==> flow/design.v <==
`timescale 1ns / 1ps
module IPS(
    input CLK100MHZ,                  
    input wire IPS_L, IPS_M, IPS_R,   
    output reg IN1 = 1'b0,            
    output reg IN2 = 1'b0,            
    output reg IN3 = 1'b0,            
    output reg IN4 = 1'b0,            
    output reg [11:0] motor_duty_A = 12'b0,   
    output reg [11:0] motor_duty_B = 12'b0,   
    output reg [2:0] LED              
);
    always @(posedge CLK100MHZ) begin
        case({~IPS_L, ~IPS_M, ~IPS_R})  
            3'b000:  
            begin
                IN1 = 0; IN3 = 0;  
                IN2 = 0; IN4 = 0;
                motor_duty_A <= 12'd0;  
                motor_duty_B <= 12'd0;  
            end
            3'b111: 
            begin
                IN1 = 0; IN3 = 1;  
                IN2 = 1; IN4 = 0;
                motor_duty_A <= 12'd2048;   
                motor_duty_B <= 12'd2048;   
            end
            3'b010: 
            begin
                IN1 = 0; IN3 = 1;  
                IN2 = 1; IN4 = 0;
                motor_duty_A <= 12'd2048;  
                motor_duty_B <= 12'd2048;  
            end
            3'b100: 
            begin
                IN1 = 0; IN3 = 0;  
                IN2 = 1; IN4 = 1;  
                motor_duty_A <= 12'd2048;  
                motor_duty_B <= 12'd2048;  
            end
            3'b001: 
            begin
                IN1 = 1; IN3 = 1;  
                IN2 = 0; IN4 = 0;
                motor_duty_A <= 12'd2048;  
                motor_duty_B <= 12'd2048;  
            end
        endcase
        LED[3] <= ~IPS_L;   
        LED[4] <= ~IPS_M;   
        LED[5] <= ~IPS_R;   
    end
endmodule
`timescale 1ns / 1ps
module Overcurrent (
    input CLK100MHZ,         
    input OCA,               
    input OCB,               
    output reg ENA = 1,
    output reg ENB = 1,
    output reg overcurrent = 0
);
    reg oc_test;
    reg [24:0] oc_delay;
    initial begin
        oc_delay = 0;
        oc_test = 0;
    end
    always @(posedge CLK100MHZ) begin
        if(~OCA || ~OCB) begin
            oc_test = 1;
        end
        if(oc_test)begin
            oc_delay = oc_delay + 1;
            if(oc_delay == 0) begin
                if(~OCA || ~OCB) begin
                    ENA = 0; ENB = 0; overcurrent = 1;
                end else begin
                    oc_test = 0;
                end
            end
        end
    end
endmodule
module pwm #(parameter SIZE = 12, PERIOD = 4095)
(input CLK100MHZ,      
 input [SIZE-1:0] width,  
 output reg pulse);   
    reg [SIZE-1:0] counter;  
    initial begin
        counter = 0;     
        pulse = 0;       
    end
    always @(posedge CLK100MHZ) begin
        if (counter < PERIOD - 1)   
            counter <= counter + 1;  
        else
            counter <= 0;            
        pulse <= (counter < width) ? 1'b1 : 1'b0;  
    end
endmodule
`timescale 1ns / 1ps
module sevenseg(
    input CLK100MHZ,                 
    output reg [6:0] seg,            
    output reg [3:0] an,             
    input [13:0] number,             
    input overcurrent,               
    input IPS_L, IPS_M, IPS_R        
);
    reg [18:0] counter = 0;          
    reg [3:0] digit = 0;             
    wire [1:0] refresh;              
    initial begin
        seg = 7'b1111111;            
        an = 4'b1111;                
    end
    assign refresh = counter[18:17];  
    always @(posedge CLK100MHZ) begin
        counter <= counter + 1;      
        case(refresh)
            2'b00: begin  
                an = 4'b0111;   
                digit = ~IPS_L ? 4'h1 : (overcurrent ? 4'h6 : 4'hF);   
            end
            2'b01: begin
                an = 4'b1011;   
                digit = ~IPS_M ? 4'h2 : (overcurrent ? 4'h6 : 4'hF);   
            end
            2'b10: begin
                an = 4'b1101;   
                digit = ~IPS_R ? 4'h3 : (overcurrent ? 4'h6 : 4'hF);   
            end
            2'b11: begin
                an = 4'b1110;   
                digit = overcurrent ? 4'h6 : 4'hF;   
            end
        endcase
    end
    always @(*) begin
        case(digit)
            4'h6: seg = 7'b0000110;   
            4'h2: seg = 7'b1000110;   
            4'h3: seg = 7'b0001000;   
            4'h1: seg = 7'b1000111;   
            4'hF: seg = 7'b1111111;   
            default: seg = 7'b1111111;  
        endcase
    end
endmodule
`timescale 1ns / 1ps
module top(
    input CLK100MHZ,
    input [15:0] sw,
    output wire [15:0] LED,
    input IPS_L, IPS_M, IPS_R,
    output wire IN1, IN2, IN3, IN4,
    input OCA, OCB,         
    output ENA, ENB,
    output [6:0] seg,
    output [3:0] an
);
    reg [7:0] pwm_counter = 0;   
    reg [13:0] display = 14'd0180;
    wire [11:0] motor_duty_A_ips, motor_duty_B_ips;
    wire [11:0] motor_duty_A_oc, motor_duty_B_oc;
    wire [11:0] motor_duty_A, motor_duty_B;
    wire speed_A, speed_B;
    wire overcurrent_signal;
    reg reset = 0;
    IPS ips_module (
        .CLK100MHZ(CLK100MHZ),
        .IPS_L(IPS_L),
        .IPS_M(IPS_M),
        .IPS_R(IPS_R),
        .IN1(IN1),
        .IN2(IN2),
        .IN3(IN3),
        .IN4(IN4),
        .motor_duty_A(motor_duty_A_ips),
        .motor_duty_B(motor_duty_B_ips),
        .LED(LED[2:0])
    );
    Overcurrent oc_module (
        .CLK100MHZ(CLK100MHZ),
        .OCA(OCA),
        .OCB(OCB),
        .ENA(ENA),               
        .ENB(ENB),               
        .overcurrent(overcurrent_signal)
    );
    assign motor_duty_A = overcurrent_signal ? motor_duty_A_oc : motor_duty_A_ips;
    assign motor_duty_B = overcurrent_signal ? motor_duty_B_oc : motor_duty_B_ips;
    pwm #(12,4095) motor_A_pwm(
        .CLK100MHZ(CLK100MHZ),
        .width(motor_duty_A),
        .pulse(speed_A)
    );
    pwm #(12,4095) motor_B_pwm(
        .CLK100MHZ(CLK100MHZ),
        .width(motor_duty_B),
        .pulse(speed_B)
    );
    sevenseg s1 (
        .CLK100MHZ(CLK100MHZ),
        .seg(seg),
        .an(an),
        .number(display),
        .overcurrent(overcurrent_signal),
        .IPS_L(IPS_L),
        .IPS_M(IPS_M),
        .IPS_R(IPS_R)
    );
    assign LED[15:6] = 10'b0;
    assign LED[3] = 1'b0;
endmodule
# Reports on top

What the tools print for top, step after step.
Line numbers count from 1 in the design file above.
Library cell names are shortened.
The mark n/a stands for no value.

Top: top
Clock: CLK100MHZ
Library: sky130hd
Library corner: tt_025C_1v80

# After elaboration

Source: Yosys, flattened and elaborated, memories not mapped. Widths are those after wreduce. Registers that Yosys merges into a memory's read port (data or address) are not register bits. Print and check cells do not count. Equal cells are merged and count once.

Register bits after elaboration: 59
Memory bits (read-only): 0
Cells after elaboration: 58
Bits in writable memories: 0
Clocked read ports x word width: 0
Input bits: 22
Bits in latches: 0
Memory cells: 0
Output and inout bits: 33

Multiply operators: 0
Bitwise logic cells: 5
Mux-type cells: 14
$add $sub $neg: 2
Shift-type cells: 0
Reductions and logical operators: 15
Eq/ne operators: 11
Divide/modulo/power cells: 0
$lt $le $gt $ge: 0

Operator list:

| operator                                       | count |
| case mux 4 bit (select 4 bit)                  | 2 |
| case mux 7 bit (select 4 bit)                  | 1 |
| adder 25 x 1 -> 25 bit (second input constant) | 1 |
| zero test 25 bit                               | 1 |
| adder 19 x 1 -> 19 bit (second input constant) | 1 |
| 2-to-1 mux 4 bit                               | 4 |
| nonzero test 2 bit                             | 4 |
| == test 4 x 2 -> 1 bit (second input constant) | 2 |
| OR reduction 4 bit                             | 2 |
| case mux 1 bit (select 2 bit)                  | 4 |
| == test 3 bit (second input constant)          | 2 |
| OR reduction 3 bit                             | 2 |
| NOT 1 bit                                      | 5 |
| == test 2 bit (second input constant)          | 2 |
| OR reduction 2 bit                             | 2 |
| == test 4 x 1 -> 1 bit (second input constant) | 1 |
| == test 4 x 3 -> 1 bit (second input constant) | 1 |
| == test 3 x 1 -> 1 bit (second input constant) | 1 |
| == test 3 x 2 -> 1 bit (second input constant) | 1 |
| zero test 3 bit                                | 1 |
| AND reduction 3 bit                            | 1 |
| 2-to-1 mux 1 bit                               | 3 |
| == test 2 x 1 -> 1 bit (second input constant) | 1 |
| zero test 2 bit                                | 1 |
| logical OR 1 bit                               | 1 |

# Logic depth

Longest topological path by Yosys (ltp), each cell counted once; first at word level (registers and memories cut), then after technology mapping (sequential cells cut; the memories' decode and read muxes count).

Depth in word-level cells: 4
ABC_AREA: 1
Mapped depth: 14
Mapped depth without buffers: 14

# Synthesis result

The flow's flattened synthesis, as Yosys stat reports it; memories are mapped. The netlist is that of the ABC_AREA named above (0 if unset); the other value can give another one.
The area totals of this step are shown rounded.

Cell types:

| cell     | count | total area (um^2) |
| edfxtp_1 | 31    | 930.893 |
| dfxtp_1  | 28    | 560.538 |
| nand2_1  | 109   | 409.142 |
| inv_1    | 53    | 198.941 |
| nor2_1   | 45    | 168.912 |
| buf_4    | 19    | 142.637 |
| xor2_1   | 14    | 122.618 |
| nand3_1  | 18    | 90.086 |
| nor2_4   | 6     | 67.565 |
| nor2_2   | 8     | 50.048 |
| nand3b_1 | 6     | 45.043 |
| nand3_2  | 3     | 30.029 |
| o211ai_1 | 4     | 30.029 |
| ha_1     | 2     | 25.024 |
| o21ai_0  | 5     | 25.024 |
| o21ai_1  | 5     | 25.024 |
| nand2_4  | 2     | 22.522 |
| nor2_8   | 1     | 20.019 |

Other cell types: 13; their cells: 21.

Sequential part of the area: 1,490 um^2
Cells in the netlist: 380
Buffers: 19
Chip area (Yosys): 3,100 um^2
Mapped flip-flops: 59

# Path before layout

Path of least setup slack by OpenSTA after synthesis, without wires, with an ideal clock, recovery checks aside; 20% of the period is set as input and as output delay. Where synthesis merged equal registers, the netlist keeps one of their names.

Kind: reg2reg
Start point: register oc_module.oc_delay[0]
End point: register oc_module.ENA
Stages on the path: 14
Path slack: 0.581 ns
Time at the first pin: 0.000 ns
Arrival time: 1.530 ns
Data required time: 2.111 ns
Buffers on the path: 0
Library setup time: 0.309 ns
Path delay: 1.839 ns
Clock period: 2.42 ns
Period reached after synthesis: 1.839 ns

"path delay" is the arrival time less input delay plus setup time.
"stages on the path": output pins that drive a net of the path, with the launching flip-flop's if there is one; two outputs of one cell count as two.
"period reached after synthesis" is the clock period less the worst setup slack; recovery checks do not enter. This is arithmetic on one report: input and output delays are still those of the set period (20% each).
Between the ends stands the longest chain of elaborated cells between them, by number of cells; it is not shown to be the way that was timed. Of several equally long chains one is given.
A line is the first line of the expression or statement that the cell stems from. Yosys adds cells for indexed reads and writes and turns some case tables into memories.

Path through: edfxtp_1 ha_1 nand2_2 nor2_8 nand2_4 nor2_4 nand2_1 nand2_1 nand2_1 nor2_1 nand2_1 nor2_1 nand2_1 nor2_1
Cells in the longest elaborated chain: 3
Elaborated cells between the ends (all ways): 3
RTL lines with such cells: 2
Those cells by class: 1 x add/sub; 2 x reduce/logical

Ends and longest elaborated chain, post-synthesis:

| what                   | RTL line | source |
| start: declaration     | 66       | `reg [24:0] oc_delay;` |
| start: assignment      | 76       | `oc_delay = oc_delay + 1;` |
| adder 25 x 1 -> 25 bit | 76       |  |
| zero test 25 bit       | 77       | `if(oc_delay == 0) begin` |
| AND reduction 3 bit    | n/a      |  |
| end: assignment        | 79       | `ENA = 0; ENB = 0; overcurrent = 1;` |
| end: declaration       | 61       | `output reg ENA = 1,` |

# Worst path after layout

From the final timing report of run 1: the path of least setup slack in the routed layout; clock arrival at registers is part of the times.

Kind: reg2reg
Start point: register oc_module.oc_delay[0]
End point: register oc_module.ENA
Library setup time: 0.28 ns
Path slack: -0.08 ns
Clock period: 1.94 ns
Time at the first pin: 0.33 ns
Data required time: 1.99 ns
Stages on the path: 14
Buffers on the path: 2
Arrival time: 2.07 ns

Between the ends stands the longest chain of elaborated cells between them, by number of cells; it is not shown to be the way that was timed. Of several equally long chains one is given.

Path through: edfxtp_1 buf_4 inv_1 nor2_4 nand2_2 nor2_2 buf_4 nand2_1 nand2_1 nor2_1 nand3_2 nor2_2 nand2_2 nor2_4
Cells in the longest elaborated chain: 3
Elaborated cells between the ends (all ways): 3
RTL lines with such cells: 2
Those cells by class: 1 x add/sub; 2 x reduce/logical

Ends and longest elaborated chain, after layout:

| what                   | RTL line | source |
| start: declaration     | 66       | `reg [24:0] oc_delay;` |
| start: assignment      | 76       | `oc_delay = oc_delay + 1;` |
| adder 25 x 1 -> 25 bit | 76       |  |
| zero test 25 bit       | 77       | `if(oc_delay == 0) begin` |
| AND reduction 3 bit    | n/a      |  |
| end: assignment        | 79       | `ENA = 0; ENB = 0; overcurrent = 1;` |
| end: declaration       | 61       | `output reg ENA = 1,` |

Lab notebook: top

Flow measurements of top on sky130hd: 2 stored runs with different settings, listed in no order. Input and output delays are each 20% of the period that was set; the output load is 0.01 pF.
"time used up by the worst setup path" = time allowed to the worst setup path (clock period - input delay - output delay, where it has them) - its slack; a late launch clock adds to it, a late capture clock takes from it.
By "power consumption" is meant OpenSTA's value without simulated activity: inputs other than the clock are taken to toggle once in ten clock periods, and the tool carries that through the logic.
Measured values are rounded.

## Run 1

==> flow/run.sh <==
#!/bin/bash
# the make line also repeats the synthesis and layout settings of config.mk as NAME=value (left out here)
make -C /OpenROAD-flow-scripts/flow DESIGN_CONFIG=/design/flow/config.mk WORK_HOME=/design/flow/orfs CLKGATE_MAP_FILE= finish
==> flow/config.mk <==
export PLATFORM = sky130hd
export DESIGN_NAME = top
export DESIGN_NICKNAME = top
export VERILOG_FILES = /design/flow/design.v
export SDC_FILE = /design/flow/constraint.sdc
export NUM_CORES = 4
export LEC_CHECK = 0
export ABC_AREA = 1
export CAP_MARGIN = 20
export CORE_MARGIN = 7
export CORE_UTILIZATION = 34
export CTS_CLUSTER_DIAMETER = 351
export MAX_ROUTING_LAYER = met4
export MIN_ROUTING_LAYER = met1
export PLACE_DENSITY_LB_ADDON = 0.0
export SLEW_MARGIN = 20
==> flow/constraint.sdc <==
create_clock -name core_clock -period 1.94 [get_ports {CLK100MHZ}]
set_input_delay 0.3880 -clock core_clock [delete_from_list [all_inputs] [get_ports {CLK100MHZ}]]
set_output_delay 0.3880 -clock core_clock [all_outputs]
set_load 0.01 [all_outputs]

| result of run 1 | value |
|---|---|
| area of the standard cells in the finished layout | 3,900 um^2 |
| power consumption | 3.30 mW |
| worst-case hold slack | 0.402 ns |
| worst slack on setup checks | -0.077 ns |
| full die area | 12,000 um^2 |
| time used up by the worst setup path | 2.02 ns |
| kind of the worst setup path | reg2reg |
| chip area after synthesis (Yosys) | 3,100 um^2 |

## Run 2

==> flow/run.sh <==
#!/bin/bash
# the make line also repeats the synthesis and layout settings of config.mk as NAME=value (left out here)
make -C /OpenROAD-flow-scripts/flow DESIGN_CONFIG=/design/flow/config.mk WORK_HOME=/design/flow/orfs CLKGATE_MAP_FILE= finish
==> flow/config.mk <==
export PLATFORM = sky130hd
export DESIGN_NAME = top
export DESIGN_NICKNAME = top
export VERILOG_FILES = /design/flow/design.v
export SDC_FILE = /design/flow/constraint.sdc
export NUM_CORES = 4
export LEC_CHECK = 0
export ABC_AREA = 0
export CAP_MARGIN = 10
export CELL_PAD_IN_SITES_DETAIL_PLACEMENT = 1
export CELL_PAD_IN_SITES_GLOBAL_PLACEMENT = 0
export CORE_MARGIN = 7
export CORE_UTILIZATION = 28
export CTS_CLUSTER_DIAMETER = 177
export CTS_CLUSTER_SIZE = 48
export MIN_ROUTING_LAYER = met2
export PLACE_DENSITY_LB_ADDON = 0.1
export SLEW_MARGIN = 20
==> flow/constraint.sdc <==
create_clock -name core_clock -period 4.19 [get_ports {CLK100MHZ}]
set_input_delay 0.8380 -clock core_clock [delete_from_list [all_inputs] [get_ports {CLK100MHZ}]]
set_output_delay 0.8380 -clock core_clock [all_outputs]
set_load 0.01 [all_outputs]

| result of run 2 | value |
|---|---|
| area of the standard cells in the finished layout | 3,310 um^2 |
| power consumption | 1.49 mW |
| worst-case hold slack | 0.397 ns |
| worst slack on setup checks | 1.26 ns |
| full die area | 13,200 um^2 |
| time used up by the worst setup path | 2.93 ns |
| kind of the worst setup path | reg2reg |
| chip area after synthesis (Yosys) | 2,850 um^2 |
